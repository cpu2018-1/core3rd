==> flow/design.v <==
module unit2(
		input wire clk,
		input wire rstn,
		input wire [5:0] ope,
		input wire [31:0] ds_val,
		input wire [31:0] dt_val,
		input wire [5:0] dd,
		input wire [15:0] imm,
		output wire [6:0] is_busy,
		output wire [5:0] mem_addr,
		output wire [31:0] mem_dd_val,
		output reg [5:0] io_addr,
		output reg [31:0] io_dd_val,
		output wire [16:0] d_addr,
		output wire [31:0] d_wdata,
		input wire [31:0] d_rdata,
		output wire d_en,
		output wire d_we,
		input wire [7:0] io_in_data,
		output reg io_in_rdy,
		input wire io_in_vld,
		output reg [7:0] io_out_data,
		input wire io_out_rdy,
		output reg io_out_vld
	);
	reg [16:0] m1_addr;
	reg [31:0] m1_wdata;
	reg [5:0] m1_dd;
	reg m1_is_write;
	wire[5:0] m2_dd;
	wire m2_is_write;
	wire [31:0] m2_rdata;
	reg [1:0] io_state;
	reg io_is_in;
	reg [5:0] io_tmp_addr;
	reg [7:0] io_tmp_data;
	wire io_busy_cond;
	assign io_busy_cond = io_state != 0 || ope[2:0] == 3'b011;
	assign is_busy = {6'b0,io_busy_cond};
	assign d_addr = $signed(ds_val[16:0]) + $signed(imm);
	assign d_wdata = dt_val;
	assign d_en = 1;
	assign d_we = ope[2:0] == 3'b111 ? ~ope[3] : 0;
	assign mem_addr = m2_is_write ? 0 : m2_dd;
	assign mem_dd_val = m2_rdata;
	assign		m2_dd = m1_dd;
	assign		m2_is_write = m1_is_write;
	assign		m2_rdata = d_rdata;
	always @(posedge clk) begin
		if (~rstn) begin
			m1_dd <= 0;
			m1_is_write <= 0;
		end else begin			
			if(ope[2:0] == 3'b111) begin
				m1_dd <= dd;
				m1_is_write <= ~ope[3];
			end else begin
				m1_dd <= 0;
				m1_is_write <= 0;
			end
		end	
	end
	always @(posedge clk) begin
		if (~rstn) begin
			io_addr <= 0;
			io_dd_val <= 0;
			io_in_rdy <= 0;
			io_out_data <= 0;
			io_out_vld <= 0;
			io_state <= 0;
			io_is_in <= 0;
			io_tmp_addr <= 0;
		end else if (io_state == 0 && ope[2:0] == 3'b011) begin
			io_addr <= 0;
			io_is_in <= ope[3];
			io_tmp_addr <= dd;
			io_tmp_data <= ds_val[7:0];
			io_state <= 1;
		end else if (io_state == 1) begin
			io_addr <= 0;
			if (io_is_in) begin  
				io_in_rdy <= 1;
			end else begin  
				io_out_data <= io_tmp_data;
				io_out_vld <= 1;
			end
			io_state <= 2;
		end else if (io_state == 2 && ((io_is_in && io_in_vld) || (~io_is_in && io_out_rdy))) begin
			if(io_is_in) begin
				io_in_rdy <= 0;
				io_addr <= 0;
				io_tmp_data <= io_in_data;
				io_state <= 3;
			end else begin
				io_out_vld <= 0;
				io_addr <= 0;
				io_state <= 0;
			end
		end else if(io_state == 3) begin  
			io_addr <= io_tmp_addr;
			io_dd_val <= {24'b0,io_tmp_data};
			io_state <= 0;
		end else begin
			io_addr <= 0;
			io_dd_val <= 0;
		end
	end
endmodule
Reports on unit2
Tool output for the design above, in the order of the flow.
Line numbers count from 1 in the design file above.
Cell names lack the library's common part.
The mark n/a stands for no value.

design
  top = unit2
  clock port = clk
  library = sky130hd
  timing corner = tt_025C_1v80

Word-level counts
Counts by Yosys on the flattened word-level netlist (proc, flatten, opt, wreduce; memories kept). Register bits leave out memories and registers merged into their read ports (data or address). Print and check cells are left out.

bit counts
  output and inout bits = 144
  elaborated cells = 72
  register bits = 72

operators by class
  muxes and demuxes = 20
  bitwise logic cells = 8
  eq/ne operators = 10
  reductions and logical operators = 21
  $add $sub $neg = 1

operators by type and width
  operator                                                        number
  8-bit two-way mux                                               5
  17-bit by 16-bit adder with 17-bit output                       1
  4-bit AND reduction                                             3
  2-bit inequality test with constant B                           5
  1-bit two-way mux                                               10
  1-bit NOT                                                       8
  2-bit nonzero test                                              4
  2-bit two-way mux                                               4
  3-bit AND reduction                                             2
  6-bit two-way mux                                               1
  5-bit OR reduction                                              1
  1-bit logical AND                                               4
  2-bit equality test with constant B                             2
  4-bit nonzero test                                              1
  3-bit by 2-bit equality test with 1-bit output with constant B  1
  3-bit equality test with constant B                             1
  3-bit nonzero test                                              1
  1-bit logical OR                                                2
  2-bit by 1-bit equality test with 1-bit output with constant B  1
  2-bit logical NOT                                               1
  2-bit AND reduction                                             1
  2-bit OR reduction                                              1

Longest topological paths
Longest topological path by Yosys (ltp), each cell counted once; first at word level (registers and memories cut), then after technology mapping (sequential cells cut; the memories' decode and read muxes count).

logic depth
  depth after elaboration = 7
  ABC_AREA = 0
  depth in mapped cells = 8
  depth with buffers taken out = 8

Netlist
Yosys stat after the flow's synthesis: flattened, memories mapped to cells. It holds for the ABC_AREA given above (unset counts as 0); a run with the other value may have another netlist.
The area totals of this step are shown rounded.

cell types
  cell      number
  dfxtp_1   40
  buf_4     96
  edfxtp_1  8
  nand2_1   61
  ha_1      16
  a21oi_1   33
  nor2_1    24
  and2_1    13
  mux2i_1   8
  xnor2_1   8
  xor2_1    7
  nor2b_1   7
  nand3_1   8
  o21ai_0   8
  a21o_1    4
  clkbuf_1  7
  buf_2     5
  nor4_4    1

Other cell types: 24; their cells: 32.

mapped netlist
  mapped flip-flops = 48
  area of sequential cells = 1000 µm²
  mapped cells = 386
  synthesis area = 3200 µm²

Worst setup path after synthesis
Path of least setup slack by OpenSTA after synthesis, without wires, with an ideal clock, recovery checks aside; 20% of the period is set as input and as output delay. Where synthesis merged equal registers, the netlist keeps one of their names.

path post-synthesis
  path kind = input to output
  from = in ds_val[0]
  to = out d_addr[14]
  clock period = 4.0 ns
  data arrival time = 2.480 ns
  stages = 8
  setup slack = 0.720 ns
  required time = 3.200 ns
  time at the first pin = 0.800 ns
  delay of the path = 1.680 ns
  external input delay = 0.800 ns
  output delay = 0.800 ns
  synthesis period reached = 3.28 ns

"delay of the path" is the arrival time less input delay plus setup time.
At an output port there is no setup time.
"stages": output pins that drive a net of the path, with the launching flip-flop's if there is one; two outputs of one cell count as two.
"synthesis period reached" is the clock period less the worst setup slack; recovery checks do not enter. This is arithmetic on one report: input and output delays are still those of the set period (20% each).
Between the ends stands the longest chain of elaborated cells between them, by number of cells; it is not shown to be the way that was timed. Of several equally long chains one is given.
Each line given opens the expression or statement behind the cell; cells for indexed reads and writes are added by Yosys, which also makes memories of some case tables.

on the way, post-synthesis
  cells stage by stage = ha_1 > fa_1 > a21o_1 > a21oi_2 > o211a_4 > o21ai_2 > a221oi_2 > xnor2_1
  length of the longest elaborated chain = 1

ends and longest elaborated chain, post-synthesis
  what                                       line  RTL
  from (decl)                                5     input wire [31:0] ds_val,
  17-bit by 16-bit adder with 17-bit output  40    assign d_addr = $signed(ds_val[16:0]) + $signed(imm);
  to (decl)                                  14    output wire [16:0] d_addr,

Timing after layout
Path of least setup slack in the final report of record 1 (OpenROAD, finished layout, wires in). Where an end is a register, its clock arrival counts in the times.

path post-layout
  path kind = input to output
  from = in ds_val[0]
  to = out d_addr[16]
  data arrival time = 2.88 ns
  clock period = 5.41 ns
  stages = 11
  output delay = 1.08 ns
  setup slack = 1.45 ns
  required time = 4.33 ns
  time at the first pin = 1.08 ns
  external input delay = 1.08 ns

Between the ends stands the longest chain of elaborated cells between them, by number of cells; it is not shown to be the way that was timed. Of several equally long chains one is given.

on the way, post-layout
  cells stage by stage = buf_8 > ha_4 > fa_2 > a21o_1 > a21oi_2 > o211a_4 > buf_12 > nor4_4 > a211oi_2 > xnor2_1 > buf_2
  length of the longest elaborated chain = 1

ends and longest elaborated chain, post-layout
  what                                       line  RTL
  from (decl)                                5     input wire [31:0] ds_val,
  17-bit by 16-bit adder with 17-bit output  40    assign d_addr = $signed(ds_val[16:0]) + $signed(imm);
  to (decl)                                  14    output wire [16:0] d_addr,

Flow measurements of unit2 on sky130hd: 2 stored runs with different settings, listed in no order. Input and output delays are each 20% of the period that was set; the output load is 0.01 pF.
"period reached" means the clock period less the worst setup slack. The figure is calculated, with input and output delays left at 20% of the set period.
"total power of the final layout": no workload was simulated; the value follows from the tool's default switching activity.
Measured values are rounded.
A setting shown as . is not set for that run.

setting or result                      record 1  record 2
period_ns                              5.41      4.56
CORE_UTILIZATION                       31        40
SETUP_SLACK_MARGIN                     1.49      .
PLACE_DENSITY_LB_ADDON                 0.14      .
HOLD_SLACK_MARGIN                      0.23      .
CORE_ASPECT_RATIO                      0.68      .
CELL_PAD_IN_SITES_GLOBAL_PLACEMENT     1         .
TNS_END_PERCENT                        65        .
ABC_AREA                               0         .
CTS_CLUSTER_DIAMETER                   90        .
MAX_ROUTING_LAYER                      met5      .
CAP_MARGIN                             20        20
CORE_MARGIN                            2         2
SLEW_MARGIN                            20        20
standard-cell area after layout (µm²)  4200      3800
period reached (ns)                    3.962     4.448
synthesis area (µm²)                   3200      3200
die size (µm²)                         11000     8800
smallest setup slack (ns)              1.4       0.11
post-route worst hold slack (ns)       0.45      0.46
total power of the final layout (W)    0.00097   0.001
