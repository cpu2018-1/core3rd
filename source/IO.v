==> flow/design.v <==
module IOcontroller (
	input wire clk,
	input wire rstn,
	output wire [7:0] io_in_data,
	(* mark_debug = "true" *) input wire io_in_rdy,
	(* mark_debug = "true" *) output reg io_in_vld,
	(* mark_debug = "true" *) input wire [7:0] io_out_data,
	(* mark_debug = "true" *) output reg io_out_rdy,
	(* mark_debug = "true" *) input wire io_out_vld,
	output reg [4:0] io_err,  
	output wire [3:0] s_axi_araddr,  
	input wire s_axi_arready,
	output reg s_axi_arvalid,
	output wire [3:0] s_axi_awaddr,  
	input wire s_axi_awready,
	output reg s_axi_awvalid,
	output reg s_axi_bready,				 
	input wire [1:0] s_axi_bresp,
	input wire s_axi_bvalid,
	input wire [31:0] s_axi_rdata,	 
	output reg s_axi_rready,
	input wire [1:0] s_axi_rresp,
	input wire s_axi_rvalid,
	output wire [31:0] s_axi_wdata,	 
	input wire s_axi_wready,
	output wire [3:0] s_axi_wstrb,
	output reg s_axi_wvalid
	);
	localparam st_check = 3'b001;
	localparam st_read  = 3'b010;
	localparam st_write = 3'b011;
	localparam err_lost = 5'b00001;
	localparam buf_size = 32;
	localparam buf_bit  = 5;
	(* mark_debug = "true" *)	reg [2:0] state;
	(* mark_debug = "true" *) reg [2:0] sub_state;
	reg [2:0] in_state;
	reg [2:0] out_state;
	reg [7:0] stat_reg;
	reg [7:0] rbuf_data [buf_size-1:0];
	(* mark_debug = "true" *) reg [buf_bit-1:0] rbuf_hd;
	(* mark_debug = "true" *) reg [buf_bit-1:0] rbuf_tl;
	reg [7:0] wbuf_data [buf_size-1:0];
	(* mark_debug = "true" *) reg [buf_bit-1:0] wbuf_hd;
	(* mark_debug = "true" *) reg [buf_bit-1:0] wbuf_tl;
	wire r_uart_rdy;
	wire w_uart_rdy;
	wire r_in_rdy;
	wire w_out_rdy;
	assign s_axi_wstrb = 4'b0001;
	assign io_in_data = rbuf_data[rbuf_tl];
	assign s_axi_araddr = state == st_read  ? 4'h0 :
												state == st_write ? 4'h4 :
												state == st_check ? 4'h8 : 4'h0;
	assign s_axi_awaddr = s_axi_araddr;
	assign s_axi_wdata = { 24'b0 , wbuf_data[wbuf_tl] };
	assign r_uart_rdy = (rbuf_hd + 5'b00001) != rbuf_tl;
	assign w_uart_rdy = wbuf_hd != wbuf_tl;
	assign r_in_rdy = rbuf_hd != rbuf_tl;
	assign w_out_rdy = (wbuf_hd + 5'b00001) != wbuf_tl;
	always @(posedge clk) begin
		if(~rstn) begin
			io_in_vld <= 0;
			io_out_rdy <= 0;
			io_err <= 0;
			s_axi_arvalid <= 0;
			s_axi_awvalid <= 0;
			s_axi_bready <= 0;
			s_axi_rready <= 0;
			s_axi_wvalid <= 0;
			state <= st_check;
			sub_state <= 0;
			in_state <= 0;
			out_state <= 0;
			rbuf_hd <= 0;
			rbuf_tl <= 0;
			wbuf_hd <= 0;
			wbuf_tl <= 0;
		end else begin
			if (state == st_check) begin		 
				if (sub_state == 0) begin
					s_axi_arvalid <= 1;
					sub_state <= 1;
				end else if (sub_state == 1 && s_axi_arready && s_axi_arvalid) begin
					s_axi_arvalid <= 0;
					s_axi_rready <= 1;
					sub_state <= 2;
				end else if (sub_state == 2 && s_axi_rready && s_axi_rvalid) begin
					s_axi_rready <= 0;
					io_err <= io_err | { s_axi_rresp[1] , s_axi_rdata[7:5], 1'b0 };
					if (w_uart_rdy && ~s_axi_rdata[3]) begin				 
						state <= st_write;
						sub_state <= 0;
					end else if(r_uart_rdy && s_axi_rdata[0]) begin
						state <= st_read;
						sub_state <= 0;
					end else begin
						state <= st_check;
						sub_state <= 0;
					end
				end
			end else if (state == st_read) begin		 
				if (sub_state == 0) begin
					s_axi_arvalid <= 1;
					sub_state <= 1;
				end else if (sub_state == 1 && s_axi_arready && s_axi_arvalid) begin
					s_axi_arvalid <= 0;
					s_axi_rready <= 1;
					sub_state <= 2;
				end else if (sub_state == 2 && s_axi_rready && s_axi_rvalid) begin
					s_axi_rready <= 0;
					io_err <= io_err | { s_axi_rresp[1] ,4'b0000 };
					rbuf_data[rbuf_hd] <= s_axi_rdata;
					rbuf_hd <= rbuf_hd + 1;
					state <= st_check;
					sub_state <= 0;
				end
			end else if (state == st_write) begin		 
				if (sub_state == 0) begin
					s_axi_awvalid <= 1;
					s_axi_wvalid <= 1;
					sub_state <= 1;
				end else if (sub_state == 1) begin
					if (s_axi_awready && s_axi_awvalid) begin
						s_axi_awvalid <= 0;
					end
					if (s_axi_wready && s_axi_wvalid) begin
						s_axi_wvalid <= 0;
					end
					if (~s_axi_awvalid && ~s_axi_wvalid) begin
						s_axi_bready <= 1;
						sub_state <= 2;
					end
				end else if (sub_state == 2 && s_axi_bready && s_axi_bvalid) begin
					s_axi_bready <= 0;
					io_err <= io_err | { s_axi_bresp[1] , 4'b0000 };
					wbuf_tl <= wbuf_tl + 1;
					state <= st_check;
					sub_state <= 0;
				end		
			end else begin
				io_err <= io_err | err_lost;
			end
			if (in_state == 0 && r_in_rdy) begin
				io_in_vld <= 1;
				in_state <= 1;
			end else if (in_state == 1 && io_in_rdy && io_in_vld) begin
				io_in_vld <= 0;
				rbuf_tl <= rbuf_tl + 1;
				in_state <= 0;
			end
			if(out_state == 0 && w_out_rdy) begin
				io_out_rdy <= 1;
				out_state <= 1;
			end else if (out_state == 1 && io_out_rdy && io_out_vld) begin
				io_out_rdy <= 0;
				wbuf_data[wbuf_hd] <= io_out_data;
				wbuf_hd <= wbuf_hd + 1;
				out_state <= 0;
			end
		end
	end
endmodule
## Tool chain data of IOcontroller

Tool output for the design above, in the order of the flow.
Line numbers count from 1 in the design file above.
Library cell names are shortened.
Not given: --

- Top: IOcontroller
- Clock: clk
- Library: sky130hd
- Corner: tt_025C_1v80

## Word-level counts

Yosys after proc, flatten, opt, wreduce and memory -nomap, before mapping. Print and check cells are not counted.
Yosys's memory passes give these memory sizes; they may raise the number of words (mostly to a power of two), join words into wider ones and drop unused or constant bits.

- Register bits after elaboration: 40
- Memory bits (writable): 512
- Clocked read ports x word width: 16
- Memories: 2
- Bits of input ports: 53
- Output and inout port bits: 64
- Elaborated cells: 195

Memory list:

| name | words | width | read ports | write ports | RTL line | source |
|---|---|---|---|---|---|---|
| rbuf_data | 32 | 8 | 1 | 1 | 40 | `reg [7:0] rbuf_data [buf_size-1:0];` |
| wbuf_data | 32 | 8 | 1 | 1 | 43 | `reg [7:0] wbuf_data [buf_size-1:0];` |

- Add/sub/neg operators: 6
- Eq/ne operators: 21
- Multiplexer cells: 96
- Bitwise operators: 13
- Reductions and logical operators: 40

Operators by type and width:

| cell | count |
|---|---|
| 5-bit two-way mux | 25 |
| 8-bit two-way mux | 9 |
| 3-bit two-way mux | 22 |
| 1-bit two-way mux | 35 |
| 5-bit by 1-bit adder with 5-bit output with constant B | 6 |
| 5-bit inequality test | 4 |
| 1-bit logical AND | 17 |
| 5-bit bitwise OR | 3 |
| 5-bit AND reduction | 3 |
| 2-bit nonzero test | 7 |
| 6-bit AND reduction | 2 |
| 4-bit two-way mux | 3 |
| 1-bit inverter | 10 |
| 2-bit inequality test with constant B | 5 |
| 3-bit by 2-bit == test with 1-bit output with constant B | 3 |
| 3-bit logical NOT | 3 |
| 9-bit AND reduction | 1 |
| 8-bit AND reduction | 1 |
| 2-bit by 1-bit inequality test with 1-bit output with constant B | 3 |
| 3-bit by 1-bit == test with 1-bit output with constant B | 2 |
| 3-bit nonzero test | 2 |
| 5-bit by 4-bit inequality test with 1-bit output with constant B | 1 |
| 5-bit nonzero test | 1 |
| 2-bit AND reduction | 2 |
| 4-bit by 3-bit inequality test with 1-bit output with constant B | 1 |
| 4-bit inequality test with constant B | 1 |
| 2-bit two-way mux | 2 |
| 3-bit inequality test with constant B | 1 |
| 3-bit AND reduction | 1 |

## Logic depth

Depth = most cells in a row (Yosys ltp): at word level without a register or memory, in the mapped netlist without a sequential cell, where the memories' decode and read muxes count.

- Depth in word-level cells: 9
- ABC_AREA: 0
- Mapped depth: 7

## Mapped cells and area

The flow's flattened synthesis, as Yosys stat reports it; memories are mapped. The netlist is that of the ABC_AREA named above (0 if unset); the other value can give another one.

Cell types:

| type | count |
|---|---|
| edfxtp_1 | 512 |
| mux4_2 | 160 |
| dfxtp_1 | 52 |
| nor2_1 | 94 |
| buf_4 | 45 |
| mux2_2 | 16 |
| ha_1 | 10 |
| o2111ai_4 | 4 |
| xor2_1 | 12 |
| xnor2_1 | 10 |
| clkbuf_1 | 22 |
| a21oi_1 | 15 |
| nand2_1 | 19 |
| nand3_1 | 13 |
| buf_1 | 16 |
| o21ai_0 | 10 |
| or3_1 | 8 |
| nand3b_1 | 6 |

Not listed: further types 44, cells in them 110.

- Standard cells after synthesis: 1,134
- Synthesis area: 0.0226417 mm2
- Flip-flops: 564
- Buffer cells: 93

## Timing after synthesis

Path of least setup slack by OpenSTA after synthesis, without wires, with an ideal clock, recovery checks aside; 20% of the period is set as input and as output delay. Where synthesis merged equal registers, the netlist keeps one of their names.

- Path kind: flip-flop to flip-flop
- From: register wbuf_hd[0]
- To: memory wbuf_data[15][0]
- Clock period: 2.96 ns
- Library setup time: 0.370 ns
- Arrival time: 2.395 ns
- Required time: 2.590 ns
- Slack: 0.194 ns
- Path delay: 2.765 ns
- Stages: 8
- Buffers on the path: 1
- Synthesis period reached: 2.766 ns

"path delay" = arrival - input delay + setup time.
"stages" counts driving pins, that of a launching flip-flop among them; a cell with two outputs on the path counts twice.
"synthesis period reached" = period - worst setup slack (recovery checks aside). The figure is calculated, with input and output delays left at 20% of the set period.
Between the ends stands the longest chain of elaborated cells between them, by number of cells; it is not shown to be the way that was timed. Of several equally long chains one is given.
A line is the first line of the expression or statement that the cell stems from. Yosys adds cells for indexed reads and writes and turns some case tables into memories.
Only ways into the end's enable, where the timed path ends, are counted here.

- Cell sequence: dfxtp_1 > ha_1 > buf_4 > xor2_1 > o22ai_1 > a2111oi_4 > o2111ai_4 > nor2_1
- Length of the longest elaborated chain: 5

Ends and longest elaborated chain, post-synthesis:

| item | RTL line | source |
|---|---|---|
| from (decl) | 44 | `(* mark_debug = "true" *) reg [buf_bit-1:0] wbuf_hd;` |
| from (assign) | 77 | `wbuf_hd <= 0;` |
| from (assign) | 158 | `wbuf_hd <= wbuf_hd + 1;` |
| 5-bit by 1-bit adder with 5-bit output | 60 | `assign w_out_rdy = (wbuf_hd + 5'b00001) != wbuf_tl;` |
| 5-bit inequality test | 60 |  |
| 1-bit logical AND | 152 | `if(out_state == 0 && w_out_rdy) begin` |
| 5-bit two-way mux | 152 |  |
| 5-bit two-way mux | 62 | `if(~rstn) begin` |
| to (decl) | 43 | `reg [7:0] wbuf_data [buf_size-1:0];` |

## Path in the finished layout

Path of least setup slack in the final report of record 1 (OpenROAD, finished layout, wires in). Where an end is a register, its clock arrival counts in the times.

- Path kind: flip-flop to output port
- From: register (no name shown)
- To: output io_in_data[4]
- Clock period: 2.69 ns
- External output delay: 0.54 ns
- Arrival time: 2.85 ns
- Required time: 2.15 ns
- Slack: -0.70 ns
- Stages: 9
- Buffers on the path: 5

- Cell sequence: dfxtp_4 > buf_12 > buf_12 > buf_16 > buf_12 > mux4_2 > mux4_2 > mux2_4 > buf_6

Ends and longest elaborated chain, after layout:

| item | RTL line | source |
|---|---|---|
| to (decl) | 4 | `output wire [7:0] io_in_data,` |

Chain of elaborated cells between the ends: none given.

Subject: IOcontroller on sky130hd, stored results

Hello all,

Design IOcontroller on sky130hd. What follows are 2 stored runs of the flow, each under its own settings; their order means nothing. The constraints put input and output delay at 20% of the set period each and load the outputs with 0.01 pF.
By "period reached" is meant the clock period of the run minus its worst setup slack. This is arithmetic on one report: input and output delays are still those of the set period (20% each).
"critical setup path time" = time allowed to the worst setup path (clock period - input delay - output delay, where it has them) - its slack; a late launch clock adds to it, a late capture clock takes from it.

### Record 1

Settings: `period_ns=2.69`, `CORE_UTILIZATION=19`, `PLACE_DENSITY_LB_ADDON=0.23`, `CORE_MARGIN=4`, `CELL_PAD_IN_SITES_GLOBAL_PLACEMENT=2`, `CELL_PAD_IN_SITES_DETAIL_PLACEMENT=2`, `ABC_AREA=0`, `GPL_ROUTABILITY_DRIVEN=0`, `CAP_MARGIN=20`, `SLEW_MARGIN=20`

- Die area: 0.124754 mm2
- Worst setup slack after layout: -0.701 ns
- Final design utilization: 0.245
- Std-cell area (final layout): 0.0289465 mm2
- Critical setup path time: 2.85 ns
- Kind of the worst setup path: flip-flop to output port
- Period reached: 3.391 ns
- Chip area after synthesis (Yosys): 0.0226417 mm2
- Worst hold slack in the final report: 0.488 ns

### Record 2

Settings: `period_ns=2.42`, `CORE_UTILIZATION=28`, `SETUP_SLACK_MARGIN=0.12`, `CORE_MARGIN=3`, `CELL_PAD_IN_SITES_GLOBAL_PLACEMENT=3`, `GPL_TIMING_DRIVEN=0`, `CAP_MARGIN=35`, `SLEW_MARGIN=15`, `MAX_ROUTING_LAYER=met5`

- Die area: 0.0843118 mm2
- Worst setup slack after layout: -1.007 ns
- Final design utilization: 0.374
- Std-cell area (final layout): 0.0297285 mm2
- Critical setup path time: 2.94 ns
- Kind of the worst setup path: flip-flop to output port
- Period reached: 3.427 ns
- Chip area after synthesis (Yosys): 0.0226417 mm2
- Worst hold slack in the final report: 0.402 ns

Thanks
